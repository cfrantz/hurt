==> flow/design.v <==
module uart(
    input clk,
    input rst,
    input rx_line,
    output reg tx_line,
    input cs,
    input [1:0] addr,
    input rw,
    input [7:0] idata,
    output wire [7:0] odata);
parameter CLOCK_DIVIDE = 312;
parameter RX_IDLE          = 0;
parameter RX_CHECK_START   = 1;
parameter RX_READ_BITS     = 2;
parameter RX_CHECK_STOP    = 3;
parameter RX_DELAY_RESTART = 4;
parameter RX_ERROR         = 5;
parameter RX_RECEIVED      = 6;
parameter TX_IDLE          = 0;
parameter TX_SENDING       = 1;
parameter TX_DELAY_RESTART = 2;
reg [10:0] rx_clk_divider = CLOCK_DIVIDE;
reg [10:0] tx_clk_divider = CLOCK_DIVIDE;
reg [2:0] rx_state = RX_IDLE;
reg [5:0] rx_countdown;
reg [3:0] rx_bits_remaining;
reg [7:0] rx_data = 0;
reg rx_ready = 0;
reg [2:0] tx_state = TX_IDLE;
reg [5:0] tx_countdown;
reg [3:0] tx_bits_remaining;
reg [7:0] tx_data = 0;
reg [7:0] tx_data_reg = 0;
reg tx_data_ready = 0;
reg tx_busy = 0;
assign odata = ~cs ? 8'bz :
    addr == 2'b00 ? tx_data :
    addr == 2'b01 ? {tx_busy, 7'b0} :
    addr == 2'b10 ? rx_data :
                    {rx_ready, 7'b0} ;
always @(posedge clk)
begin
    if (rst)
    begin
        rx_state = RX_IDLE;
        tx_state = TX_IDLE;
        tx_busy <= 0;
        rx_ready <= 0;
    end
    if (cs && !rw)
    begin
        case (addr)
            2'b00:
                if (!tx_busy)
                begin
                    tx_data_reg = idata;
                    tx_data_ready = 1;
                end
            2'b11:
                rx_ready <= 0;
        endcase
    end
    rx_clk_divider = rx_clk_divider - 1;
    if (rx_clk_divider == 0)
    begin
        rx_clk_divider = CLOCK_DIVIDE;
        rx_countdown = rx_countdown - 1;
    end
    tx_clk_divider = tx_clk_divider - 1;
    if (tx_clk_divider == 0)
    begin
        tx_clk_divider = CLOCK_DIVIDE;
        tx_countdown = tx_countdown - 1;
    end
    case(rx_state)
        RX_IDLE:
        begin
            if (!rx_line)
            begin
                rx_clk_divider = CLOCK_DIVIDE;
                rx_countdown = 2;
                rx_state = RX_CHECK_START;
            end
        end
        RX_CHECK_START:
        begin
            if (!rx_countdown)
            begin
                if (!rx_line)
                begin
                    rx_countdown = 4;
                    rx_bits_remaining = 8;
                    rx_state = RX_READ_BITS;
                end
                else
                begin
                    rx_state = RX_ERROR;
                end
            end
        end
        RX_READ_BITS:
        begin
            if (!rx_countdown)
            begin
                rx_data = {rx_line, rx_data[7:1]};
                rx_countdown = 4;
                rx_bits_remaining = rx_bits_remaining - 1;
                rx_state = rx_bits_remaining ? RX_READ_BITS : RX_CHECK_STOP;
            end
        end
        RX_CHECK_STOP:
        begin
            if (!rx_countdown)
            begin
                rx_state = rx_line ? RX_RECEIVED : RX_ERROR;
            end
        end
        RX_ERROR:
        begin
            rx_countdown = 8;
            rx_state = RX_DELAY_RESTART;
        end
        RX_DELAY_RESTART:
        begin
            if (!rx_countdown)
                rx_state = RX_IDLE;
        end
        RX_RECEIVED:
        begin
            rx_state = RX_IDLE;
            rx_ready <= 1'b1;
        end
    endcase
    case (tx_state)
        TX_IDLE:
        begin
            if (tx_data_ready)
            begin
                tx_clk_divider = CLOCK_DIVIDE;
                tx_countdown = 4;
                tx_line = 0;
                tx_bits_remaining = 8;
                tx_state = TX_SENDING;
                tx_busy = 1;
                tx_data = tx_data_reg;
            end
        end
        TX_SENDING:
        begin
            if (!tx_countdown)
            begin
                if (tx_bits_remaining)
                begin
                    tx_bits_remaining = tx_bits_remaining - 1;
                    tx_line = tx_data[0];
                    tx_data = {1'b0, tx_data[7:1]};
                    tx_countdown = 4;
                end
                else
                begin
                    tx_line = 1'b1;
                    tx_countdown = 8;
                    tx_state = TX_DELAY_RESTART;
                end
            end
        end
        TX_DELAY_RESTART:
        begin
            tx_data_ready = 0;
            if (!tx_countdown)
            begin
                tx_busy = 0;
                tx_state = TX_IDLE;
            end
        end
    endcase
end
endmodule
# From RTL to reports: uart
# What the tools print for uart, step after step.
# Lines are those of the file above, counted from 1.
# Operators carry their Yosys type and port widths (W data, S select, Z words).
# Cell names lack the library's common part.
# The mark -- stands for no value.
dict set report setup {
  top_module {uart}
  clock_port {clk}
  library {sky130hd}
  corner {tt_025C_1v80}
}

# After elaboration
# Yosys after proc, flatten, opt, wreduce and memory -nomap, before mapping. Memory bits, and registers merged into a memory's read port (data or address), are not among the register bits. Print and check cells are not counted. Equal cells are merged and count once.
dict set report word_totals {
  n_memories 0
  latch_bits 0
  out_inout_bits 9
  ramBits 0
  mem_bits_ro 0
  clocked_rd_ports_x_width 0
  regBits 76
}
dict set report classes {
  n_shift 0
  div_mod_pow 0
  reduce_logical 19
  bitwise 0
  mul 0
  equal 18
  n_mux 65
  add_sub_neg 6
  compare 0
}
# op count
set op_table {}
lappend op_table {{$mux W8} 10}
lappend op_table {{$mux W11} 6}
lappend op_table {{$mux W6} 8}
lappend op_table {{$mux W3} 12}
lappend op_table {{$mux W4} 7}
lappend op_table {{$pmux W6 S4} 1}
lappend op_table {{$sub A11 B1 Y11 const B} 2}
lappend op_table {{$logic_not A11 Y1} 2}
lappend op_table {{$pmux W3 S7} 1}
lappend op_table {{$pmux W8 S2} 1}
lappend op_table {{$pmux W4 S2} 2}
lappend op_table {{$ne A2 B2 Y1 const B} 6}
lappend op_table {{$sub A6 B1 Y6 const B} 2}
lappend op_table {{$logic_not A6 Y1} 2}
lappend op_table {{$pmux W6 S2} 1}
lappend op_table {{$mux W1} 12}
lappend op_table {{$eq A3 B2 Y1 const B} 3}
lappend op_table {{$eq A3 B3 Y1 const B} 3}
lappend op_table {{$pmux W3 S3} 1}
lappend op_table {{$sub A4 B1 Y4 const B} 2}
lappend op_table {{$reduce_and A4 Y1} 2}
lappend op_table {{$reduce_bool A4 Y1} 2}
lappend op_table {{$reduce_bool A2 Y1} 3}
lappend op_table {{$eq A3 B1 Y1 const B} 2}
lappend op_table {{$logic_not A3 Y1} 2}
lappend op_table {{$reduce_and A3 Y1} 2}
lappend op_table {{$eq A2 B2 Y1 const B} 2}
lappend op_table {{$pmux W1 S2} 2}
# Not listed: further kinds 7, cells in them 7.

# Longest topological paths
# Longest topological path by Yosys (ltp), each cell counted once; first at word level (registers and memories cut), then after technology mapping (sequential cells cut; the memories' decode and read muxes count).
dict set report logic_depth {
  word_depth 6
  ABC_AREA 0
  ltp_mapped 10
}

# Mapped cells and area
# Yosys stat after the flow's synthesis: flattened, memories mapped to cells. It holds for the ABC_AREA given above (unset counts as 0); a run with the other value may have another netlist.
dict set report mapped {
  synth_area_mm2 0.0039288
  mapped_cells 417
  sequential_area_mm2 0.0017817
  flip_flops 76
  n_buf 16
}
# type count type_area_um2
set types {}
lappend types {dfxtp_1 50 1000.96}
lappend types {edfxtp_1 26 780.749}
lappend types {nor2_1 83 311.549}
lappend types {mux2i_1 15 150.144}
lappend types {xnor2_1 17 148.893}
lappend types {ha_1 9 112.608}
lappend types {nand2_1 27 101.347}
lappend types {xor2_1 11 96.342}
lappend types {mux2_2 8 90.086}
lappend types {nand2b_1 12 75.072}
lappend types {inv_1 19 71.318}
lappend types {nor3_1 14 70.067}
lappend types {nor2b_1 8 50.048}
lappend types {clkbuf_1 13 48.797}
lappend types {a21oi_1 9 45.043}
lappend types {nor4_1 7 43.792}
lappend types {and2_1 6 37.536}
lappend types {nand3_1 7 35.034}
# Not listed: further types 46, cells in them 76.

# Worst setup path after synthesis
# Source: OpenSTA report_checks on the synthesized netlist (no wires, ideal clock, input and output delay 20% of the period each), path of least setup slack; recovery checks are left aside. Register names are those of the netlist, which keeps one name where synthesis merged equal registers.
dict set report synth_timing {
  path_type {register to register}
  startpoint {reg tx_clk_divider[0]}
  endpoint {reg tx_bits_remaining[0]}
  period_ps 3590
  t_first_pin_ps 0
  delay_ps 3361
  n_path_buf 1
  t_arrival_ps 2961
  path_stages 10
  slack_ps 229
  synth_period_reached_ps 3361
}
# "delay_ps" = arrival - input delay + setup time.
# "path_stages" counts driving pins, that of a launching flip-flop among them; a cell with two outputs on the path counts twice.
# "synth_period_reached_ps" is the clock period less the worst setup slack; recovery checks do not enter. This is arithmetic on one report: input and output delays are still those of the set period (20% each).
# Between the ends stands the longest chain of elaborated cells between them, by number of cells; it is not shown to be the way that was timed. Of several equally long chains one is given.
# A line is the first line of the expression or statement that the cell stems from. Yosys adds cells for indexed reads and writes and turns some case tables into memories.
# A register here has more assigning lines than the two given.
# Only ways into the end's enable, where the timed path ends, are counted here.
dict set report synth_via {
  path_cell_list {dfxtp_1 > inv_1 > ha_1 > or4b_1 > clkbuf_1 > xor2_1 > nand3_4 > mux2i_1 > or2_1 > o31ai_1}
  elab_chain_cells 6
}
# element line
set synth_rtl {}
lappend synth_rtl {{from (decl)} 23} ;# reg [10:0] tx_clk_divider = CLOCK_DIVIDE;
lappend synth_rtl {{from (assign)} 69} ;# tx_clk_divider = tx_clk_divider - 1;
lappend synth_rtl {{from (assign)} 72} ;# tx_clk_divider = CLOCK_DIVIDE;
lappend synth_rtl {{$sub A11 B1 Y11} 69}
lappend synth_rtl {{$logic_not A11 Y1} 70} ;# if (tx_clk_divider == 0)
lappend synth_rtl {{$mux W6} 70}
lappend synth_rtl {{$logic_not A6 Y1} 150} ;# if (!tx_countdown)
lappend synth_rtl {{$ne A2 B2 Y1} --}
lappend synth_rtl {{$reduce_and A4 Y1} --}
lappend synth_rtl {{to (assign)} 142} ;# tx_bits_remaining = 8;
lappend synth_rtl {{to (assign)} 154} ;# tx_bits_remaining = tx_bits_remaining - 1;
lappend synth_rtl {{to (decl)} 31} ;# reg [3:0] tx_bits_remaining;

# Timing after layout
# From the final timing report of record 1: the path of least setup slack in the routed layout; clock arrival at registers is part of the times.
# The path's times are printed in steps of 10 ps; the period is the one set.
dict set report layout_timing {
  path_type {register to register}
  startpoint {reg rx_clk_divider[1]}
  endpoint {reg rx_data[3]}
  t_first_pin_ps 340
  t_arrival_ps 2660
  path_stages 9
  period_ps 2530
  slack_ps -30
  n_path_buf 0
}
# Between the ends stands the longest chain of elaborated cells between them, by number of cells; it is not shown to be the way that was timed. Of several equally long chains one is given.
# A register here has more assigning lines than the two given.
dict set report layout_via {
  path_cell_list {dfxtp_2 > inv_2 > ha_4 > or3b_4 > o32a_1 > a221o_1 > and3b_2 > mux2i_4 > nor2_4}
  elab_chain_cells 5
}
# element line
set layout_rtl {}
lappend layout_rtl {{from (decl)} 22} ;# reg [10:0] rx_clk_divider = CLOCK_DIVIDE;
lappend layout_rtl {{from (assign)} 63} ;# rx_clk_divider = rx_clk_divider - 1;
lappend layout_rtl {{from (assign)} 66} ;# rx_clk_divider = CLOCK_DIVIDE;
lappend layout_rtl {{$sub A11 B1 Y11} 63}
lappend layout_rtl {{$logic_not A11 Y1} 64} ;# if (rx_clk_divider == 0)
lappend layout_rtl {{$mux W6} 64}
lappend layout_rtl {{$logic_not A6 Y1} 103} ;# if (!rx_countdown)
lappend layout_rtl {{$reduce_and A2 Y1} --}
lappend layout_rtl {{to (assign)} 105} ;# rx_data = {rx_line, rx_data[7:1]};
lappend layout_rtl {{to (decl)} 27} ;# reg [7:0] rx_data = 0;

; Stored flow runs of uart (2 of them; Yosys, OpenROAD, sky130hd). They differ in their settings and are not a sequence. Constraints: input delay and output delay 20% of the set period each, output load 0.01 pF.
; "achieved_clock_period_ps": clock period set for the run, less the worst setup slack. It is reckoned from that one timing run; input and output delays stay at 20% of the period that was set.
; By "worst_setup_path_time_ps" is meant the share of the clock period that the worst setup path is allowed (20% is reserved at inputs, 20% at outputs), minus its slack. Clock arrival times at its registers enter into it.
; "design_power_w" rests on the timing tool's default activity at the inputs, not on a simulated workload.
; "worst_setup_path_time_ps" is given in steps of 10 ps.

[record 1: settings]
period_ns = 2.53
CORE_UTILIZATION = 23
PLACE_DENSITY = 0.52
CORE_MARGIN = 9
CELL_PAD_IN_SITES_GLOBAL_PLACEMENT = 1
CELL_PAD_IN_SITES_DETAIL_PLACEMENT = 2
ABC_AREA = 0
CTS_CLUSTER_SIZE = 56
CTS_CLUSTER_DIAMETER = 121
CAP_MARGIN = 20
SLEW_MARGIN = 20
[record 1: results]
yosys_chip_area_mm2 = 0.0039288
die_area_mm2 = 0.0221102
post_route_util_pct = 30.9
timing.setup.ws_ps = -31
tns_setup_ps = -372
hold_ws_ps = 459
design_power_w = 0.003593
achieved_clock_period_ps = 2561
worst_setup_path_time_ps = 2560
worst_setup_path_type = register to register

[record 2: settings]
period_ns = 2.5
CORE_UTILIZATION = 57
PLACE_DENSITY = 0.56
HOLD_SLACK_MARGIN = 0.16
CORE_ASPECT_RATIO = 1.08
CELL_PAD_IN_SITES_DETAIL_PLACEMENT = 2
ABC_AREA = 1
CTS_CLUSTER_SIZE = 55
CTS_CLUSTER_DIAMETER = 363
CAP_MARGIN = 30
SLEW_MARGIN = 40
MIN_ROUTING_LAYER = met2
CORE_MARGIN = 2
[record 2: results]
outcome = stopped before the end: placement reported DPL-0033
